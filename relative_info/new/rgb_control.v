==> flow/design.v <==
`timescale 1ns / 1ps
module RGB_control(
    input GCLK,
    output [2:0] RGB_LED_1_O,
    output [2:0] RGB_LED_2_O
);
    localparam window = 50;
    reg [7:0] windowcount = 0;
    localparam deltacountMax = 1000000;
    reg [19:0] deltacount = 0;
    localparam valcountMax = 500;
    reg [8:0] valcount = 0;
    wire [7:0] incVal;
    wire [7:0] decVal;
    reg [7:0] redVal;
    reg [7:0] greenVal;
    reg [7:0] blueVal;
    reg [7:0] redVal2;
    reg [7:0] greenVal2;
    reg [7:0] blueVal2;
    reg [2:0] rgbLedReg1;
    reg [2:0] rgbLedReg2;
    always @(posedge GCLK) begin
        if(windowcount < window)
            windowcount <= windowcount + 1;
        else
            windowcount <= 0;
    end
    always @(posedge GCLK) begin
        if(deltacount < deltacountMax)
            deltacount <= deltacount + 1;
        else
            deltacount <= 0;
    end
    always @(posedge GCLK) begin
        if(deltacount == 0) begin
            if(valcount < valcountMax)
                valcount <= valcount + 1;
            else
                valcount <= 0;
        end
    end
    assign incVal = {1'b0, valcount[6:0]};
    assign decVal = ~valcount;
    always @(*) begin
        redVal = (valcount[8:7] == 2'b00) ? incVal : ((valcount[8:7] == 2'b01) ? decVal : 8'b0);
        greenVal = (valcount[8:7] == 2'b00) ? decVal : ((valcount[8:7] == 2'b01) ? 8'b0 : incVal);
        blueVal = (valcount[8:7] == 2'b00) ? 8'b0 : ((valcount[8:7] == 2'b01) ? incVal : decVal);
        redVal2 = (valcount[8:7] == 2'b00) ? incVal : ((valcount[8:7] == 2'b01) ? decVal : 8'b0);
        greenVal2 = (valcount[8:7] == 2'b00) ? decVal : ((valcount[8:7] == 2'b01) ? 8'b0 : incVal);
        blueVal2 = (valcount[8:7] == 2'b00) ? 8'b0 : ((valcount[8:7] == 2'b01) ? incVal : decVal);
    end
    always @(posedge GCLK) begin
        rgbLedReg1[2] <= (redVal > windowcount);
        rgbLedReg1[1] <= (greenVal > windowcount);
        rgbLedReg1[0] <= (blueVal > windowcount);
        rgbLedReg2[2] <= (redVal2 > windowcount);
        rgbLedReg2[1] <= (greenVal2 > windowcount);
        rgbLedReg2[0] <= (blueVal2 > windowcount);
    end
    assign RGB_LED_1_O = rgbLedReg1;
    assign RGB_LED_2_O = rgbLedReg2;
endmodule
# From RTL to reports: RGB_control
# The steps from the RTL of RGB_control to its reports follow in flow order.
# Lines are those of the file above, counted from 1.
# Library cell names are shortened.
inputs:
  top: "RGB_control"
  clk_port: "GCLK"
  lib: "sky130hd"
  corner: "tt_025C_1v80"

# Word level
# Counts by Yosys on the flattened word-level netlist (proc, flatten, opt, wreduce; memories kept). Register bits leave out memories and registers merged into their read ports (data or address); mux counts leave out enables and synchronous resets folded into registers. Print and check cells are left out. Cells with the same type and inputs are merged into one.
bits:
  inputBits: 1
  out_inout_bits: 6
  register_bits: 40
  elab_cells: 23
classes:
  mux: 6
  n_reduce_logical: 2
  addsub: 3
  n_logic: 1
  compare: 6
  eq_ne: 1
ops:
  columns: ["operator", "count"]
  rows:
  - ["2-to-1 mux 8 bit", 5]
  - ["> comparator 8 bit", 3]
  - ["adder 20 x 1 -> 20 bit (second input constant)", 1]
  - ["less-than comparator 20 bit (second input constant)", 1]
  - ["zero test 20 bit", 1]
  - ["adder 9 x 1 -> 9 bit (second input constant)", 1]
  - ["less-than comparator 9 bit (second input constant)", 1]
  - ["adder 8 x 1 -> 8 bit (second input constant)", 1]
  - ["less-than comparator 8 x 6 -> 1 bit (second input constant)", 1]
  - ["inverter 8 bit", 1]
  - ["2-to-1 mux 7 bit", 1]
  - ["equality test 2 x 1 -> 1 bit (second input constant)", 1]
  - ["zero test 2 bit", 1]

# Longest topological paths
# Yosys ltp: most cells in a row. Word level: on the elaborated netlist, between registers, memories and ports. Mapped: between sequential cells and ports; inverters and the memories' decode and read muxes count.
logic_depth:
  ltp_word: 4
  ABC_AREA: 0
  depth_mapped: 11
  ltp_nobuf: 10

# Mapped cells and area
# The flow's flattened synthesis, as Yosys stat reports it; memories are mapped. The netlist is that of the ABC_AREA named above (0 if unset); the other value can give another one.
# Totals and module areas in this step are rounded.
by_type:
  columns: ["type", "count", "area_total_um2"]
  rows:
  - ["dfxtp_1", 31, 620.595]
  - ["ha_1", 35, 437.92]
  - ["edfxtp_1", 9, 270.259]
  - ["xnor2_1", 25, 218.96]
  - ["nor2_1", 48, 180.173]
  - ["nor2b_1", 11, 68.816]
  - ["inv_1", 15, 56.304]
  - ["nand4_1", 9, 56.304]
  - ["o21ai_0", 11, 55.053]
  - ["nand2_1", 14, 52.55]
  - ["xor2_1", 6, 52.55]
  - ["a21oi_1", 9, 45.043]
  - ["nand3_1", 9, 45.043]
  - ["o31ai_1", 6, 45.043]
  - ["and3_1", 7, 43.792]
  - ["and2_1", 6, 37.536]
  - ["nand2b_1", 5, 31.28]
  - ["a21o_1", 3, 22.522]
# Other cell types: 23; their cells: 34.
mapped:
  buffers: 10
  seq_area_um2: 890.9
  cell_count: 293
  flip_flops: 40
  synth_area_um2: 2615

# Path before layout
# Source: OpenSTA report_checks on the synthesized netlist (no wires, ideal clock, input and output delay 20% of the period each), path of least setup slack; recovery checks are left aside. Register names are those of the netlist, which keeps one name where synthesis merged equal registers.
synth_path:
  path_type: "reg2reg"
  startpoint: "register valcount[8]"
  endpoint: "register rgbLedReg2[0]"
  path_slack_ns: 0.331
  setup_ns: 0.124
  launch_ns: 0.000
  t_arrival_ns: 2.025
  required_time_ns: 2.356
  clock_period_ns: 2.48
  path_buffers: 1
  path_delay_ns: 2.149
  stages: 11
  synth_period_reached_ns: 2.149
# "path_delay_ns" is the arrival time less input delay plus setup time.
# "stages" counts driving pins, that of a launching flip-flop among them; a cell with two outputs on the path counts twice.
# "synth_period_reached_ns" = period - worst setup slack (recovery checks aside). The figure is calculated, with input and output delays left at 20% of the set period.
# Between the ends stands the longest chain of elaborated cells between them, by number of cells; it is not shown to be the way that was timed. Of several equally long chains one is given.
# Each line given opens the expression or statement behind the cell; cells for indexed reads and writes are added by Yosys, which also makes memories of some case tables.
synth_between:
  cell_sequence: "edfxtp_1 -> clkbuf_1 -> nand2b_1 -> ha_1 -> and2_1 -> ha_1 -> a21o_1 -> a21oi_1 -> nor2b_1 -> o22ai_1 -> o31ai_1"
  elab_chain_cells: 4
  cone_cells: 5
  classes_between: "compare (1); eq/ne (1); mux (2); reduce/logical (1)"
synth_rtl:
  columns: ["element", "line_no", "text"]
  rows:
  - ["start, declared", 12, "reg [8:0] valcount = 0;"]
  - ["start, assigned", 38, "valcount <= valcount + 1;"]
  - ["start, assigned", 40, "valcount <= 0;"]
  - ["equality test 2 x 1 -> 1 bit", 51, null]
  - ["2-to-1 mux 8 bit x2", 51, null]
  - ["> comparator 8 bit", 59, null]
  - ["end, assigned", 59, null]
  - ["end, declared", 22, "reg [2:0] rgbLedReg2;"]

# Timing after layout
# From the final timing report of record 1: the path of least setup slack in the routed layout; clock arrival at registers is part of the times.
layout_path:
  path_type: "reg2reg"
  startpoint: "register valcount[8]"
  endpoint: "register rgbLedReg2[0]"
  setup_ns: 0.11
  t_arrival_ns: 2.28
  path_buffers: 1
  clock_period_ns: 2.71
  required_time_ns: 2.89
  stages: 11
  launch_ns: 0.29
  path_slack_ns: 0.61
# Between the ends stands the longest chain of elaborated cells between them, by number of cells; it is not shown to be the way that was timed. Of several equally long chains one is given.
layout_between:
  cell_sequence: "edfxtp_1 -> clkbuf_8 -> nand2b_4 -> ha_4 -> and2_4 -> ha_4 -> a21o_1 -> a21oi_1 -> nor2b_1 -> o22ai_1 -> o31ai_1"
  elab_chain_cells: 4
  cone_cells: 5
  classes_between: "compare (1); eq/ne (1); mux (2); reduce/logical (1)"
layout_rtl:
  columns: ["element", "line_no", "text"]
  rows:
  - ["start, declared", 12, "reg [8:0] valcount = 0;"]
  - ["start, assigned", 38, "valcount <= valcount + 1;"]
  - ["start, assigned", 40, "valcount <= 0;"]
  - ["equality test 2 x 1 -> 1 bit", 51, null]
  - ["2-to-1 mux 8 bit x2", 51, null]
  - ["> comparator 8 bit", 59, null]
  - ["end, assigned", 59, null]
  - ["end, declared", 22, "reg [2:0] rgbLedReg2;"]

==> results <==
Flow measurements of RGB_control on sky130hd: 2 stored runs with different settings, listed in no order. Input and output delays are each 20% of the period that was set; the output load is 0.01 pF.
By "critical_path_time_ns" is meant the share of the clock period that the worst setup path is allowed (20% is reserved at inputs, 20% at outputs), minus its slack. Clock arrival times at its registers enter into it.
"totalPower_uw": no workload was simulated; the value follows from the tool's default switching activity.
Results are given in rounded form.

--- record 1 ---
==> flow/run.sh <==
#!/bin/bash
# the make line also repeats the synthesis and layout settings of config.mk as NAME=value (left out here)
make -C /OpenROAD-flow-scripts/flow DESIGN_CONFIG=/design/flow/config.mk WORK_HOME=/design/flow/orfs CLKGATE_MAP_FILE= finish
==> flow/config.mk <==
export PLATFORM = sky130hd
export DESIGN_NAME = RGB_control
export DESIGN_NICKNAME = RGB_control
export VERILOG_FILES = /design/flow/design.v
export SDC_FILE = /design/flow/constraint.sdc
export NUM_CORES = 4
export LEC_CHECK = 0
export CAP_MARGIN = 20
export CELL_PAD_IN_SITES_GLOBAL_PLACEMENT = 3
export CORE_MARGIN = 2
export CORE_UTILIZATION = 24
export GPL_TIMING_DRIVEN = 0
export HOLD_SLACK_MARGIN = -0.02
export PLACE_DENSITY = 0.55
export SETUP_SLACK_MARGIN = 0.69
export SLEW_MARGIN = 0
export TNS_END_PERCENT = 55
==> flow/constraint.sdc <==
create_clock -name core_clock -period 2.71 [get_ports {GCLK}]
set_input_delay 0.5420 -clock core_clock [delete_from_list [all_inputs] [get_ports {GCLK}]]
set_output_delay 0.5420 -clock core_clock [all_outputs]
set_load 0.01 [all_outputs]

==> results, as YAML <==
results:
  critical_path_time_ns: 2.10
  worst_setup_path_type: "reg2reg"
  layout_stdcell_area_um2: 3166
  final_setup_tns_ns: 0.000
  die_area_um2: 11750
  totalPower_uw: 1144
  final_setup_ws_ns: 0.607
  synth_chip_area_um2: 2615

--- record 2 ---
==> flow/run.sh <==
#!/bin/bash
# the make line also repeats the synthesis and layout settings of config.mk as NAME=value (left out here)
make -C /OpenROAD-flow-scripts/flow DESIGN_CONFIG=/design/flow/config.mk WORK_HOME=/design/flow/orfs CLKGATE_MAP_FILE= finish
==> flow/config.mk <==
export PLATFORM = sky130hd
export DESIGN_NAME = RGB_control
export DESIGN_NICKNAME = RGB_control
export VERILOG_FILES = /design/flow/design.v
export SDC_FILE = /design/flow/constraint.sdc
export NUM_CORES = 4
export LEC_CHECK = 0
export CAP_MARGIN = 0
export CELL_PAD_IN_SITES_DETAIL_PLACEMENT = 0
export CORE_MARGIN = 2
export CORE_UTILIZATION = 47
export GPL_ROUTABILITY_DRIVEN = 0
export GPL_TIMING_DRIVEN = 1
export PLACE_DENSITY = 0.68
export SLEW_MARGIN = 20
export TNS_END_PERCENT = 85
==> flow/constraint.sdc <==
create_clock -name core_clock -period 4.28 [get_ports {GCLK}]
set_input_delay 0.8560 -clock core_clock [delete_from_list [all_inputs] [get_ports {GCLK}]]
set_output_delay 0.8560 -clock core_clock [all_outputs]
set_load 0.01 [all_outputs]

==> results, as YAML <==
results:
  critical_path_time_ns: 2.45
  worst_setup_path_type: "reg2reg"
  layout_stdcell_area_um2: 2796
  final_setup_tns_ns: 0.000
  die_area_um2: 6176
  totalPower_uw: 662.7
  final_setup_ws_ns: 1.831
  synth_chip_area_um2: 2615
