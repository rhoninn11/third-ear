==> flow/design.v <==
module pre_spi(
    input wire clk,
    input wire cs_n,
    input wire mosi,
    input wire sclk,
    output wire miso,
    output reg [15:0] cycles_num,
    output reg cycles_num_rdy);
    reg cs_n_sync;
    reg mosi_sync;
    reg sclk_sync;
    always @(posedge clk) begin
        cs_n_sync <= cs_n;
        mosi_sync <= mosi;
        sclk_sync <= sclk;
    end
    reg sclk_sync_r = 1'b0;
    reg cs_n_sync_r = 1'b1;
    always @(posedge clk) begin
        sclk_sync_r <= sclk_sync;
        cs_n_sync_r <= cs_n_sync;
    end
    wire count_moment;
    assign count_moment = sclk_sync && !sclk_sync_r;
    reg allow_counting = 1'b0;
    wire select_started;
    wire select_finished;
    assign select_started = !cs_n_sync && cs_n_sync_r;
    assign select_finished = cs_n_sync && !cs_n_sync_r;
    always @(posedge clk) begin
        if (select_started)
            allow_counting <= 1'b1;
        else if (select_finished)
            allow_counting <= 1'b0;
        else 
            allow_counting <= allow_counting;
    end
    wire count_on;
    reg [15:0] cycle_num_reg = 16'd0;
    assign count_on = count_moment && allow_counting;
    always @(posedge clk) begin
        if (count_on) 
            cycle_num_reg <= cycle_num_reg + 1;
        else
            cycle_num_reg <= cycle_num_reg;
    end
    always @(posedge clk) begin
        if (select_finished) begin
            cycles_num <= cycle_num_reg;
            cycles_num_rdy = 1'b1;
        end else begin
            cycles_num = 16'd0;
            cycles_num_rdy <= 1'b0;
        end
    end
endmodule
# Reports on pre_spi
# Tool output for the design above, in the order of the flow.
# Lines are those of the file above, counted from 1.
# Operators carry their Yosys type and port widths (W data, S select, Z words).
# Cell names lack the library's common part.
# Not given: -
[inputs] top_module="pre_spi" clk_port="clk" cell_library="sky130hd" lib_corner="tt_025C_1v80"

# After elaboration
# Yosys after proc, flatten, opt, wreduce and memory -nomap, before mapping. Enables and synchronous resets that opt folds into registers are not counted as muxes. Memory bits, and registers merged into a memory's read port (data or address), are not among the register bits. Print and check cells are not counted. Equal cells are merged and count once.
[op_classes] n_mux=1 div=0 n_cmp=0 n_logic=0 add_sub_neg=1 shifts=0 n_mul=0 reduce_and_logical=7 equal=0
[op_table] cell="$add A16 B1 Y16 const B" n=1
[op_table] cell="$logic_and A1 B1 Y1" n=4
[op_table] cell="$logic_not A1 Y1" n=3
[op_table] cell="$mux W1" n=1
[bits] latchBits=0 in_bits=4 mem_bits_ro=0 mem_count=0 mem_bits_rw=0 wordCells=17 clocked_rd_ports_x_width=0 ff_bits=38 out_inout_bits=18

# Depth
# Depth = most cells in a row (Yosys ltp): at word level without a register or memory, in the mapped netlist without a sequential cell, where the memories' decode and read muxes count.
[depth] depth_word=3 abc_area=1 mapped_depth=7 ltp_nobuf=7

# Netlist
# Yosys stat after the flow's synthesis: flattened, memories mapped to cells. It holds for the ABC_AREA given above (unset counts as 0); a run with the other value may have another netlist.
# The area totals of this step are shown rounded.
[synth_totals] mapped_cells=145 yosys_area_um2=1430 ffs=38 buffers=2 seq_area_um2=921
[by_type] cell_type="edfxtp_1" n=16 type_area_um2=480.461
[by_type] cell_type="dfxtp_1" n=22 type_area_um2=440.422
[by_type] cell_type="nand2_1" n=28 type_area_um2=105.101
[by_type] cell_type="nor2_1" n=26 type_area_um2=97.594
[by_type] cell_type="inv_1" n=17 type_area_um2=63.811
[by_type] cell_type="xor2_1" n=7 type_area_um2=61.309
[by_type] cell_type="nor2_2" n=5 type_area_um2=31.28
[by_type] cell_type="nand3_1" n=5 type_area_um2=25.024
[by_type] cell_type="nand2_2" n=3 type_area_um2=18.768
[by_type] cell_type="nand4_1" n=3 type_area_um2=18.768
[by_type] cell_type="o21ai_1" n=3 type_area_um2=15.014
[by_type] cell_type="ha_1" n=1 type_area_um2=12.512
[by_type] cell_type="buf_6" n=1 type_area_um2=11.261
[by_type] cell_type="inv_2" n=3 type_area_um2=11.261
[by_type] cell_type="nor2_4" n=1 type_area_um2=11.261
[by_type] cell_type="nand3_2" n=1 type_area_um2=10.01
[by_type] cell_type="buf_4" n=1 type_area_um2=7.507
[by_type] cell_type="a21oi_1" n=1 type_area_um2=5.005
[by_type] cell_type="conb_1" n=1 type_area_um2=3.754

# Worst setup path after synthesis
# Source: OpenSTA report_checks on the synthesized netlist (no wires, ideal clock, input and output delay 20% of the period each), path of least setup slack; recovery checks are left aside. Register names are those of the netlist, which keeps one name where synthesis merged equal registers.
[synth_path] kind="register -> register" from="register allow_counting" to="register cycle_num_reg[0]" arrival_ns=1.051 slack_ns=-0.150 t_required_ns=0.901 setup_time_ns=0.389 n_path_buf=0 stages=3 launch_ns=0.000 delay_ns=1.440 period_ns=1.29 period_less_setup_slack_ns=1.44
# "delay_ns" = arrival - input delay + setup time.
# "stages" counts driving pins, that of a launching flip-flop among them; a cell with two outputs on the path counts twice.
# "period_less_setup_slack_ns" is the clock period less the worst setup slack; recovery checks do not enter. This is arithmetic on one report: input and output delays are still those of the set period (20% each).
# Between the ends stands the longest chain of elaborated cells between them, by number of cells; it is not shown to be the way that was timed. Of several equally long chains one is given.
# A line is the first line of the expression or statement that the cell stems from. Yosys adds cells for indexed reads and writes and turns some case tables into memories.
# At most two assigning lines are given for a register; there are more.
[synth_between] path_cell_list="dfxtp_1 nand2_1 nor2_1" elab_chain_cells=1 cells_between=1 lines_between=1 classes_between="1 x reduce/logical"
[synth_rtl] item="start, declared" line_no=25 text="reg allow_counting = 1'b0;"
[synth_rtl] item="start, assigned" line_no=32 text="allow_counting <= 1'b1;"
[synth_rtl] item="start, assigned" line_no=36 text="allow_counting <= allow_counting;"
[synth_rtl] item="$logic_and A1 B1 Y1" line_no=40 text="assign count_on = count_moment && allow_counting;"
[synth_rtl] item="end, assigned" line_no=43 text="cycle_num_reg <= cycle_num_reg + 1;"
[synth_rtl] item="end, assigned" line_no=45 text="cycle_num_reg <= cycle_num_reg;"
[synth_rtl] item="end, declared" line_no=39 text="reg [15:0] cycle_num_reg = 16'd0;"

# Timing after layout
# Path of least setup slack in the final report of run A (OpenROAD, finished layout, wires in). Where an end is a register, its clock arrival counts in the times.
[layout_path] kind="register -> register" from="register cycle_num_reg[1]" to="register cycle_num_reg[13]" slack_ns=-0.03 n_path_buf=1 setup_time_ns=0.24 period_ns=1.26 launch_ns=0.29 t_required_ns=1.31 stages=7 arrival_ns=1.34
# Between the ends stands the longest chain of elaborated cells between them, by number of cells; it is not shown to be the way that was timed. Of several equally long chains one is given.
[layout_between] path_cell_list="edfxtp_1 buf_4 nand3_1 nor2_4 nand3_1 nand2_1 nand2_1" elab_chain_cells=1 cells_between=1 lines_between=1 classes_between="1 x add/sub"
[layout_rtl] item="start, declared" line_no=39 text="reg [15:0] cycle_num_reg = 16'd0;"
[layout_rtl] item="start, assigned" line_no=43 text="cycle_num_reg <= cycle_num_reg + 1;"
[layout_rtl] item="start, assigned" line_no=45 text="cycle_num_reg <= cycle_num_reg;"
[layout_rtl] item="$add A16 B1 Y16" line_no=43
[layout_rtl] item="end, assigned" line_no=43
[layout_rtl] item="end, assigned" line_no=45
[layout_rtl] item="end, declared" line_no=39

Memo
Re: implementation data of pre_spi

2 stored runs of pre_spi in the flow (synthesis by Yosys, layout by OpenROAD, sky130hd cells), in arbitrary order. Constraints: input delay and output delay 20% of the set period each, output load 0.01 pF.
"achieved clock period" is the run's clock period less its worst setup slack. It is reckoned from that one timing run; input and output delays stay at 20% of the period that was set.
"worst setup path time" means the part of the period allowed to the worst setup path (the constraints hold back 20% at inputs and 20% at outputs) less its slack; where the path has registers, the arrival times of their clocks count too.
"power": no workload was simulated; the value follows from the tool's default switching activity.
Measured values are rounded.
[run A] settings: period_ns=1.26, CORE_UTILIZATION=38, SETUP_SLACK_MARGIN=-0.08, PLACE_DENSITY_LB_ADDON=0.24, CORE_MARGIN=5, CELL_PAD_IN_SITES_DETAIL_PLACEMENT=0, TNS_END_PERCENT=30, ABC_AREA=1, GPL_TIMING_DRIVEN=1, GPL_ROUTABILITY_DRIVEN=1, SLEW_MARGIN=35, CAP_MARGIN=20
[run A] result: chip area after synthesis (Yosys) 1430 µm², die area 5090 µm², standard-cell area of the final layout 1860 µm², utilization 50.8%, worst setup slack after layout -0.030 ns, total negative slack -0.068 ns, worst hold slack 0.354 ns, power 2.49 mW, achieved clock period 1.290 ns, worst setup path time 1.29 ns, worst setup path kind register -> register
[run B] settings: period_ns=1.34, CORE_UTILIZATION=22, CAP_MARGIN=20, CORE_MARGIN=2, SLEW_MARGIN=20
[run B] result: chip area after synthesis (Yosys) 1360 µm², die area 6820 µm², standard-cell area of the final layout 1900 µm², utilization 31.8%, worst setup slack after layout -0.009 ns, total negative slack -0.009 ns, worst hold slack 0.354 ns, power 2.54 mW, achieved clock period 1.349 ns, worst setup path time 1.35 ns, worst setup path kind register -> register
