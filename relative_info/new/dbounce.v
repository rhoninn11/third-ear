==> flow/design.v <==
module debounce #(parameter DEBNC_CLOCKS = 16, PORT_WIDTH = 4)
(
    input clk,
    input [PORT_WIDTH-1:0] signal_in,
    output [PORT_WIDTH-1:0] signal_out
);
    localparam CNTR_WIDTH = $clog2(DEBNC_CLOCKS);
    localparam CNTR_MAX = DEBNC_CLOCKS - 1;
    reg [CNTR_WIDTH-1:0] sig_cntrs_ary [0:PORT_WIDTH-1];
    reg [PORT_WIDTH-1:0] sig_out_reg;
    integer index;
    always @(posedge clk)
    begin
        for (index = 0; index < PORT_WIDTH; index = index + 1)
        begin
            if (sig_cntrs_ary[index] == CNTR_MAX)
                sig_out_reg[index] <= ~sig_out_reg[index];
        end
    end
    always @(posedge clk)
    begin
        for (index = 0; index < PORT_WIDTH; index = index + 1)
        begin
            if ((sig_out_reg[index] == 1'b1) ^ (signal_in[index] == 1'b1))
            begin
                if (sig_cntrs_ary[index] == CNTR_MAX)
                    sig_cntrs_ary[index] <= 0;
                else
                    sig_cntrs_ary[index] <= sig_cntrs_ary[index] + 1'b1;
            end
            else
                sig_cntrs_ary[index] <= 0;
        end
    end
    assign signal_out = sig_out_reg;
endmodule
* From RTL to reports: debounce
Tool output for the design above, in the order of the flow.
Line numbers count from 1 in the design file above.
Operators carry their Yosys type and port widths (W data, S select, Z words).
Cell names lack the library's common part.
Not given: --
- Design top :: debounce
- Clock :: clk
- Cell library :: sky130hd
- Timing corner :: tt_025C_1v80

* Word-level counts
Source: Yosys, flattened and elaborated. Widths are those after wreduce. Registers that Yosys merges into a memory's read port (data or address) are not register bits. Print and check cells do not count. Equal cells are merged and count once.
- Bits in read-only memories :: 0
- Latch bits :: 0
- Bits in writable memories :: 0
- Bits of input ports :: 5
- Clocked read ports x word width :: 0
- Bits in registers :: 20
- Memories :: 0
- Divide/modulo/power cells :: 0
- Add/subtract/negate cells :: 4
- Equal/unequal tests :: 4
- Mux-type cells :: 0
- Shifts and indexed selects :: 0
- Bitwise gates (word level) :: 12
- Multiply operators :: 0
- Reduce/logical cells :: 4
- Magnitude comparators :: 0
** Operator list (number)
- $add A4 B1 Y4 const B :: 4
- $eq A4 B4 Y1 const B :: 4
- $not A1 Y1 :: 8
- $reduce_or A2 Y1 :: 4
- $xor A1 B1 Y1 :: 4

* Logic depth
Yosys ltp: most cells in a row. Word level: on the elaborated netlist, between registers, memories and ports. Mapped: between sequential cells and ports; inverters and the memories' decode and read muxes count.
- Word-level depth :: 3
- ABC_AREA :: 0
- Depth in mapped cells :: 4
- Depth with buffers taken out :: 4

* Netlist
The flow's flattened synthesis, as Yosys stat reports it; memories are mapped. The netlist is that of the ABC_AREA named above (0 if unset); the other value can give another one.
The area totals of this step are shown rounded.
- Mapped flip-flops :: 20
- Synthesis area :: 796 µm²
- Standard cells after synthesis :: 72
** Cell types
- dfxtp_1 :: number 16, total area 320.307 µm²
- edfxtp_1 :: number 4, total area 120.115 µm²
- xnor2_1 :: number 8, total area 70.067 µm²
- ha_1 :: number 4, total area 50.048 µm²
- and3_4 :: number 4, total area 45.043 µm²
- nor2_1 :: number 12, total area 45.043 µm²
- or2_4 :: number 4, total area 35.034 µm²
- xor2_1 :: number 4, total area 35.034 µm²
- inv_1 :: number 8, total area 30.029 µm²
- nor2_2 :: number 4, total area 25.024 µm²
- nand3_1 :: number 4, total area 20.019 µm²

* Worst setup path after synthesis
Source: OpenSTA report_checks on the synthesized netlist (no wires, ideal clock, input and output delay 20% of the period each), path of least setup slack; recovery checks are left aside. Register names are those of the netlist, which keeps one name where synthesis merged equal registers.
- Kind :: register to register
- Start :: reg sig_cntrs_ary[2][0]
- End :: reg sig_cntrs_ary[2][3]
- Slack :: 494 ps
- Stages on the path :: 5
- Path delay :: 1086 ps
- Buffers on the path :: 0
- Clock period :: 1580 ps
- Data arrival time :: 1024 ps
- Data required time :: 1518 ps
- Setup time :: 62 ps
- Period reached after synthesis :: 1086 ps
"path delay" = arrival - input delay + setup time.
"stages on the path": output pins that drive a net of the path, with the launching flip-flop's if there is one; two outputs of one cell count as two.
"period reached after synthesis" = period - worst setup slack (recovery checks aside). The figure is calculated, with input and output delays left at 20% of the set period.
The rows between start and end are the longest chain of elaborated cells between them; the timing report does not say that the signal goes this way. Where chains are equally long, one stands for them.
Each line given opens the expression or statement behind the cell; cells for indexed reads and writes are added by Yosys, which also makes memories of some case tables.
At most two assigning lines are given for a register; there are more.
- Cell sequence :: dfxtp_1 ha_1 and3_4 or2_4 nor2_2
- Cells in the longest elaborated chain :: 2
** Ends and longest elaborated chain, post-synthesis
- start: declaration :: line 9 : reg [CNTR_WIDTH-1:0] sig_cntrs_ary [0:PORT_WIDTH-1];
- start: assignment :: line 27 : sig_cntrs_ary[index] <= 0;
- start: assignment :: line 29 : sig_cntrs_ary[index] <= sig_cntrs_ary[index] + 1'b1;
- $eq A4 B4 Y1 :: line 26 : if (sig_cntrs_ary[index] == CNTR_MAX)
- $reduce_or A2 Y1
- end: assignment :: line 27
- end: assignment :: line 29
- end: declaration :: line 9

* Path in the finished layout
Path of least setup slack in the final report of stored run 1 (OpenROAD, finished layout, wires in). Where an end is a register, its clock arrival counts in the times.
The report prints the path's times to 10 ps; the period is as set.
- Kind :: register to register
- Start :: reg sig_cntrs_ary[3][1]
- End :: reg sig_cntrs_ary[3][1]
- Data required time :: 1080 ps
- Clock period :: 848 ps
- Setup time :: 60 ps
- Stages on the path :: 5
- Buffers on the path :: 0
- Slack :: -300 ps
- Data arrival time :: 1390 ps
The rows between start and end are the longest chain of elaborated cells between them; the timing report does not say that the signal goes this way. Where chains are equally long, one stands for them.
At most two assigning lines are given for a register; there are more.
- Cell sequence :: dfxtp_2 ha_4 and3_4 or2_4 nor2_1
- Cells in the longest elaborated chain :: 2
** Ends and longest elaborated chain, post-layout
- start: declaration :: line 9 : reg [CNTR_WIDTH-1:0] sig_cntrs_ary [0:PORT_WIDTH-1];
- start: assignment :: line 27 : sig_cntrs_ary[index] <= 0;
- start: assignment :: line 29 : sig_cntrs_ary[index] <= sig_cntrs_ary[index] + 1'b1;
- $eq A4 B4 Y1 :: line 26 : if (sig_cntrs_ary[index] == CNTR_MAX)
- $reduce_or A2 Y1
- end: assignment :: line 27
- end: assignment :: line 29
- end: declaration :: line 9

Measured results for debounce: 2 stored runs of the Yosys and OpenROAD flow on sky130hd. The settings differ; the order carries no meaning. The constraints put input and output delay at 20% of the set period each and load the outputs with 0.01 pF.
"clock period achieved" = clock period - worst setup slack. The figure is calculated, with input and output delays left at 20% of the set period.
By "time used up by the worst setup path" is meant the share of the clock period that the worst setup path is allowed (20% is reserved at inputs, 20% at outputs), minus its slack. Clock arrival times at its registers enter into it.
"overall power" rests on the timing tool's default activity at the inputs, not on a simulated workload.
"time used up by the worst setup path" is known to 10 ps.
Results are given in rounded form.

* Stored run 1
** Files
==> flow/run.sh <==
#!/bin/bash
# the make line also repeats the synthesis and layout settings of config.mk as NAME=value (left out here)
make -C /OpenROAD-flow-scripts/flow DESIGN_CONFIG=/design/flow/config.mk WORK_HOME=/design/flow/orfs CLKGATE_MAP_FILE= finish
==> flow/config.mk <==
export PLATFORM = sky130hd
export DESIGN_NAME = debounce
export DESIGN_NICKNAME = debounce
export VERILOG_FILES = /design/flow/design.v
export SDC_FILE = /design/flow/constraint.sdc
export NUM_CORES = 4
export LEC_CHECK = 0
export CAP_MARGIN = 20
export CORE_MARGIN = 3
export CORE_UTILIZATION = 51
export GPL_ROUTABILITY_DRIVEN = 0
export MAX_ROUTING_LAYER = met5
export PLACE_DENSITY_LB_ADDON = 0.2
export SETUP_SLACK_MARGIN = 0.09
export SLEW_MARGIN = 20
==> flow/constraint.sdc <==
create_clock -name core_clock -period 0.848 [get_ports {clk}]
set_input_delay 0.1696 -clock core_clock [delete_from_list [all_inputs] [get_ports {clk}]]
set_output_delay 0.1696 -clock core_clock [all_outputs]
set_load 0.01 [all_outputs]
** Results
- Utilization after routing :: 93.5 %
- Synthesis area :: 796 µm²
- Clock period achieved :: 1149 ps
- Area of the standard cells in the finished layout :: 1290 µm²
- Time used up by the worst setup path :: 1150 ps
- Critical path type :: register to register
- Sum of negative setup slack :: -4830 ps
- Smallest hold slack :: 534 ps
- Area inside the die boundary :: 2070 µm²
- Setup slack of the worst path :: -301 ps
- Overall power :: 1.89 mW

* Stored run 2
** Files
==> flow/run.sh <==
#!/bin/bash
# the make line also repeats the synthesis and layout settings of config.mk as NAME=value (left out here)
make -C /OpenROAD-flow-scripts/flow DESIGN_CONFIG=/design/flow/config.mk WORK_HOME=/design/flow/orfs CLKGATE_MAP_FILE= finish
==> flow/config.mk <==
export PLATFORM = sky130hd
export DESIGN_NAME = debounce
export DESIGN_NICKNAME = debounce
export VERILOG_FILES = /design/flow/design.v
export SDC_FILE = /design/flow/constraint.sdc
export NUM_CORES = 4
export LEC_CHECK = 0
export CAP_MARGIN = 20
export CORE_ASPECT_RATIO = 0.62
export CORE_MARGIN = 2
export CORE_UTILIZATION = 71
export GPL_ROUTABILITY_DRIVEN = 0
export GPL_TIMING_DRIVEN = 0
export HOLD_SLACK_MARGIN = 0.17
export MAX_ROUTING_LAYER = met5
export PLACE_DENSITY = 0.66
export SETUP_SLACK_MARGIN = -0.01
export SLEW_MARGIN = 20
==> flow/constraint.sdc <==
create_clock -name core_clock -period 0.908 [get_ports {clk}]
set_input_delay 0.1816 -clock core_clock [delete_from_list [all_inputs] [get_ports {clk}]]
set_output_delay 0.1816 -clock core_clock [all_outputs]
set_load 0.01 [all_outputs]
** Results
Incomplete, floorplanning halted on PDN-0185.
